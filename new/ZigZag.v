==> flow/design.v <==
module ZigZag
#( parameter BW = 8 )
(  input [8*BW-1:0]  i_data,
   input	   i_enable,
   input 	   i_clk,
   input	   i_Reset,
   output reg [8*BW-1:0] o_data
);
  reg [4-1:0]  counter ;
  reg [8*BW-1:0] array [8-1:0];
  reg [8*BW-1:0] data_out;
  wire [8*BW-1:0] col [8-1:0];
  wire [3-1:0] index = counter[3-1:0] ;
  wire [8*BW-1:0] w_data;
  always@(posedge i_clk) 
  begin
      if(~i_Reset) 
      begin
        counter <= 4'b1111;
        o_data <= {BW{8'b0}}; 
      end
      else    
      begin
        o_data <= w_data ;
        if(i_enable) 
          counter <= counter + 4'b1;
        else 
        begin
        if(counter[3]==1'b1)
          counter <= counter + 4'b1;
   	    else    
     	    counter <= counter ;
   	    end
      end
  end
  always@(posedge i_clk) 
  begin
      if(~i_Reset) 
      begin
        array[7] <= {BW{8'b0}};
        array[6] <= {BW{8'b0}};
        array[5] <= {BW{8'b0}};
        array[4] <= {BW{8'b0}};
        array[3] <= {BW{8'b0}};
        array[2] <= {BW{8'b0}};
        array[1] <= {BW{8'b0}};
        array[0] <= {BW{8'b0}};
      end
      else    
      begin
        if(i_enable)
        begin
          array[index] <= i_data ;
        end
      end
  end
  assign col[0] = {{array[0][8*BW-1:7*BW]},{array[0][7*BW-1:6*BW]},{array[1][8*BW-1:7*BW]},{array[2][8*BW-1:7*BW]},{array[1][7*BW-1:6*BW]},{array[0][6*BW-1:5*BW]},{array[0][5*BW-1:4*BW]},{array[1][6*BW-1:5*BW]}} ; 
  assign col[1] = {{array[2][7*BW-1:6*BW]},{array[3][8*BW-1:7*BW]},{array[4][8*BW-1:7*BW]},{array[3][7*BW-1:6*BW]},{array[2][6*BW-1:5*BW]},{array[1][5*BW-1:4*BW]},{array[0][4*BW-1:3*BW]},{array[0][3*BW-1:2*BW]}} ; 
  assign col[2] = {{array[1][4*BW-1:3*BW]},{array[2][5*BW-1:4*BW]},{array[3][6*BW-1:5*BW]},{array[4][7*BW-1:6*BW]},{array[5][8*BW-1:7*BW]},{array[6][8*BW-1:7*BW]},{array[5][7*BW-1:6*BW]},{array[4][6*BW-1:5*BW]}} ; 
  assign col[3] = {{array[3][5*BW-1:4*BW]},{array[2][4*BW-1:3*BW]},{array[1][3*BW-1:2*BW]},{array[0][2*BW-1:1*BW]},{array[0][1*BW-1:0*BW]},{array[1][2*BW-1:1*BW]},{array[2][3*BW-1:2*BW]},{array[3][4*BW-1:3*BW]}} ; 
  assign col[4] = {{array[4][5*BW-1:4*BW]},{array[5][6*BW-1:5*BW]},{array[6][7*BW-1:6*BW]},{array[7][8*BW-1:7*BW]},{array[7][7*BW-1:6*BW]},{array[6][6*BW-1:5*BW]},{array[5][5*BW-1:4*BW]},{array[4][4*BW-1:3*BW]}} ; 
  assign col[5] = {{array[3][3*BW-1:2*BW]},{array[2][2*BW-1:1*BW]},{array[1][1*BW-1:0*BW]},{array[2][1*BW-1:0*BW]},{array[3][2*BW-1:1*BW]},{array[4][3*BW-1:2*BW]},{array[5][4*BW-1:3*BW]},{array[6][5*BW-1:4*BW]}} ; 
  assign col[6] = {{array[7][6*BW-1:5*BW]},{array[7][5*BW-1:4*BW]},{array[6][4*BW-1:3*BW]},{array[5][3*BW-1:2*BW]},{array[4][2*BW-1:1*BW]},{array[3][1*BW-1:0*BW]},{array[4][1*BW-1:0*BW]},{array[5][2*BW-1:1*BW]}} ; 
  assign col[7] = {{array[6][3*BW-1:2*BW]},{array[7][4*BW-1:3*BW]},{array[7][3*BW-1:2*BW]},{array[6][2*BW-1:0*BW]},{array[5][1*BW-1:0*BW]},{array[6][1*BW-1:0*BW]},{array[7][2*BW-1:1*BW]},{array[7][1*BW-1:0*BW]}} ;
  always@(*) 
  begin
    if(counter[3]==1'b1)
    begin
      data_out = col[index] ;
    end
    else
    begin
      data_out = {BW{8'b0}}; 
    end
  end
  assign w_data = data_out ; 
endmodule
# --- Tool chain data of ZigZag ---
# Tool output for the design above, in the order of the flow.
# Line numbers count from 1 in the design file above.
# Cell names lack the library's common part.
setup:
  top: "ZigZag"
  clock: "i_clk"
  cell_library: "sky130hd"
  lib_corner: "tt_025C_1v80"

# --- After elaboration ---
# Counts by Yosys on the flattened word-level netlist (proc, flatten, opt, wreduce; memories kept). Register bits leave out memories and registers merged into their read ports (data or address). Print and check cells are left out. Cells with the same type and inputs are merged into one.
# Memory sizes are those after Yosys's memory passes, which may raise the word count (mostly to a power of two), join words into wider ones and drop unused or constant bits.
word_totals:
  ff_bits: 68
  ramBits: 512
  n_memories: 1
  inputBits: 67
  out_inout_bits: 64
  elab_cells: 25
op_classes:
  addsub: 1
  n_eq: 7
  n_mux: 10
  n_reduce_logical: 3
mem_list:
  columns: ["memory", "words", "word_bits", "line_no", "source"]
  rows:
  - ["array", 8, 64, 10, "reg [8*BW-1:0] array [8-1:0];"]
op_table:
  columns: ["op", "count"]
  rows:
  - ["case mux 64 bit (select 8 bit)", 1]
  - ["2-to-1 mux 64 bit", 2]
  - ["== test 3 bit with constant B", 4]
  - ["2-to-1 mux 4 bit", 2]
  - ["== test 3 x 2 -> 1 bit with constant B", 2]
  - ["2-to-1 mux 3 bit", 2]
  - ["adder 4 x 1 -> 4 bit with constant B", 1]
  - ["== test 3 x 1 -> 1 bit with constant B", 1]
  - ["zero test 3 bit", 1]
  - ["2-to-1 mux 1 bit", 3]
  - ["AND reduction 2 bit", 1]
  - ["nonzero test 2 bit", 1]

# --- Depth ---
# Depth = most cells in a row (Yosys ltp): at word level without a register or memory, in the mapped netlist without a sequential cell, where the memories' decode and read muxes count.
depth:
  ltp_word: 3
  ABC_AREA: 0
  mapped_depth: 9
  ltp_nobuf: 6

# --- After synthesis ---
# Source: synth_stat.txt of the flow (Yosys; design flattened, memories mapped). It holds for the ABC_AREA given above (unset counts as 0); a run with the other value may have another netlist.
# The area totals of this step are shown rounded.
types:
  columns: ["cell_type", "count", "area_total_um2"]
  rows:
  - ["edfxtp_1", 504, 1.51E+04]
  - ["and2_1", 507, 3.17E+03]
  - ["dfxtp_1", 68, 1.36E+03]
  - ["a222oi_1", 67, 670.643]
  - ["a22oi_1", 89, 668.141]
  - ["a22o_1", 46, 402.886]
  - ["o21ai_0", 74, 370.355]
  - ["clkbuf_1", 87, 326.563]
  - ["a21oi_1", 53, 265.254]
  - ["a31oi_1", 20, 125.12]
  - ["buf_2", 23, 115.11]
  - ["ha_1", 7, 87.584]
  - ["a221oi_1", 8, 70.067]
  - ["nor2_4", 6, 67.565]
  - ["a221o_1", 6, 60.058]
  - ["nand2_1", 16, 60.058]
  - ["a21o_1", 7, 52.55]
  - ["clkbuf_2", 10, 50.048]
# Other cell types: 21; their cells: 48.
mapped:
  cells: 1646
  mapped_area_um2: 23400
  seqArea_um2: 16500
  ffs: 572
  buffers: 128

# --- Worst setup path after synthesis ---
# OpenSTA on the mapped netlist: ideal clock, no wires. The path of least setup slack (recovery checks aside). Input and output delay are each 20% of the period. Register names are those of the netlist, which keeps one name where synthesis merged equal registers.
synth_path:
  path_kind: "input -> register"
  from: "input port i_Reset"
  to: "memory array[1][0]"
  period_ns: 13.4
  input_delay_ns: 2.680
  setup_ns: 0.575
  launch_ns: 2.680
  t_arrival_ns: 7.370
  required_ns: 12.825
  path_slack_ns: 5.456
  delay_ns: 5.265
  path_stages: 2
  path_buffers: 0
  synth_period_reached_ns: 7.944
# "delay_ns" = arrival - input delay + setup time.
# "path_stages" counts driving pins, that of a launching flip-flop among them; a cell with two outputs on the path counts twice.
# "synth_period_reached_ns" = period - worst setup slack (recovery checks aside). The figure is calculated, with input and output delays left at 20% of the set period.
# The rows between start and end are the longest chain of elaborated cells between them; the timing report does not say that the signal goes this way. Where chains are equally long, one stands for them.
# Each line given opens the expression or statement behind the cell; cells for indexed reads and writes are added by Yosys, which also makes memories of some case tables.
# Only ways into the end's enable, where the timed path ends, are counted here.
synth_between:
  path_cell_list: "nand3_4 -> o21ai_0"
  elab_chain_cells: 1
  cone_cells: 3
  lines_between: 1
  classes_between: "mux (3)"
synth_rtl:
  columns: ["item", "line_no", "source"]
  rows:
  - ["start, declared", 6, "input i_Reset,"]
  - ["2-to-1 mux 3 bit", 38, "if(~i_Reset)"]
  - ["end, declared", 10, "reg [8*BW-1:0] array [8-1:0];"]

# --- Worst path after layout ---
# From the final timing report of entry A: the path of least setup slack in the routed layout; clock arrival at registers is part of the times.
layout_path:
  path_kind: "input -> register"
  from: "input port i_enable"
  to: "memory array[2][36]"
  period_ns: 9.83
  input_delay_ns: 1.97
  setup_ns: 0.31
  launch_ns: 1.97
  t_arrival_ns: 4.72
  required_ns: 10.14
  path_slack_ns: 5.41
  path_stages: 6
  path_buffers: 3
# The rows between start and end are the longest chain of elaborated cells between them; the timing report does not say that the signal goes this way. Where chains are equally long, one stands for them.
# Only ways into the end's enable, where the timed path ends, are counted here.
layout_between:
  path_cell_list: "clkdlybuf4s50_1 -> nand3_4 -> nor3_4 -> buf_4 -> nand2b_4 -> buf_12"
  elab_chain_cells: 2
  cone_cells: 4
  lines_between: 2
  classes_between: "mux (4)"
layout_rtl:
  columns: ["item", "line_no", "source"]
  rows:
  - ["start, declared", 4, "input i_enable,"]
  - ["2-to-1 mux 3 bit", 51, "if(i_enable)"]
  - ["2-to-1 mux 3 bit", 38, "if(~i_Reset)"]
  - ["end, declared", 10, "reg [8*BW-1:0] array [8-1:0];"]

Memo
Re: implementation data of ZigZag

2 stored runs of ZigZag in the flow (synthesis by Yosys, layout by OpenROAD, sky130hd cells), in arbitrary order. Constraints: input delay and output delay 20% of the set period each, output load 0.01 pF.
"clock_period_reached_ns" = clock period - worst setup slack. The figure is calculated, with input and output delays left at 20% of the set period.
"worst_path_ns": the worst setup path's part of the clock period (all of it between registers, 20% less for each end at a port) less its slack. A launch clock that arrives late makes it longer, a capture clock that arrives late makes it shorter.
"power.total_w": no workload was simulated; the value follows from the tool's default switching activity.
Results are given in rounded form.

--- entry A ---
==> flow/run.sh <==
#!/bin/bash
# the make line also repeats the synthesis and layout settings of config.mk as NAME=value (left out here)
make -C /OpenROAD-flow-scripts/flow DESIGN_CONFIG=/design/flow/config.mk WORK_HOME=/design/flow/orfs CLKGATE_MAP_FILE= finish
==> flow/config.mk <==
export PLATFORM = sky130hd
export DESIGN_NAME = ZigZag
export DESIGN_NICKNAME = ZigZag
export VERILOG_FILES = /design/flow/design.v
export SDC_FILE = /design/flow/constraint.sdc
export NUM_CORES = 4
export LEC_CHECK = 0
export CAP_MARGIN = 20
export CELL_PAD_IN_SITES_DETAIL_PLACEMENT = 2
export CORE_MARGIN = 2
export CORE_UTILIZATION = 48
export GPL_ROUTABILITY_DRIVEN = 0
export PLACE_DENSITY = 0.46
export SLEW_MARGIN = 25
==> flow/constraint.sdc <==
create_clock -name core_clock -period 9.83 [get_ports {i_clk}]
set_input_delay 1.9660 -clock core_clock [delete_from_list [all_inputs] [get_ports {i_clk}]]
set_output_delay 1.9660 -clock core_clock [all_outputs]
set_load 0.01 [all_outputs]

==> results, as YAML <==
results:
  ws_hold_ns: 0.538
  worst_path_ns: 2.45
  critical_path_kind: "input -> register"
  power.total_w: 0.0071
  total_negative_slack_ns: 0.000
  yosys_chip_area_um2: 23400
  fin_ws_ns: 5.41
  clock_period_reached_ns: 4.417
  fin_util_pct: 57.0
  total_die_area_um2: 50600
  cell_area_final_um2: 27300

--- entry B ---
==> flow/run.sh <==
#!/bin/bash
# the make line also repeats the synthesis and layout settings of config.mk as NAME=value (left out here)
make -C /OpenROAD-flow-scripts/flow DESIGN_CONFIG=/design/flow/config.mk WORK_HOME=/design/flow/orfs CLKGATE_MAP_FILE= finish
==> flow/config.mk <==
export PLATFORM = sky130hd
export DESIGN_NAME = ZigZag
export DESIGN_NICKNAME = ZigZag
export VERILOG_FILES = /design/flow/design.v
export SDC_FILE = /design/flow/constraint.sdc
export NUM_CORES = 4
export LEC_CHECK = 0
export CAP_MARGIN = 20
export CORE_MARGIN = 2
export CORE_UTILIZATION = 40
export SLEW_MARGIN = 20
==> flow/constraint.sdc <==
create_clock -name core_clock -period 9.56 [get_ports {i_clk}]
set_input_delay 1.9120 -clock core_clock [delete_from_list [all_inputs] [get_ports {i_clk}]]
set_output_delay 1.9120 -clock core_clock [all_outputs]
set_load 0.01 [all_outputs]

==> results, as YAML <==
results:
  ws_hold_ns: 0.510
  worst_path_ns: 2.91
  critical_path_kind: "input -> register"
  power.total_w: 0.00727
  total_negative_slack_ns: 0.000
  yosys_chip_area_um2: 23400
  fin_ws_ns: 4.73
  clock_period_reached_ns: 4.825
  fin_util_pct: 47.6
  total_die_area_um2: 60500
  cell_area_final_um2: 27500
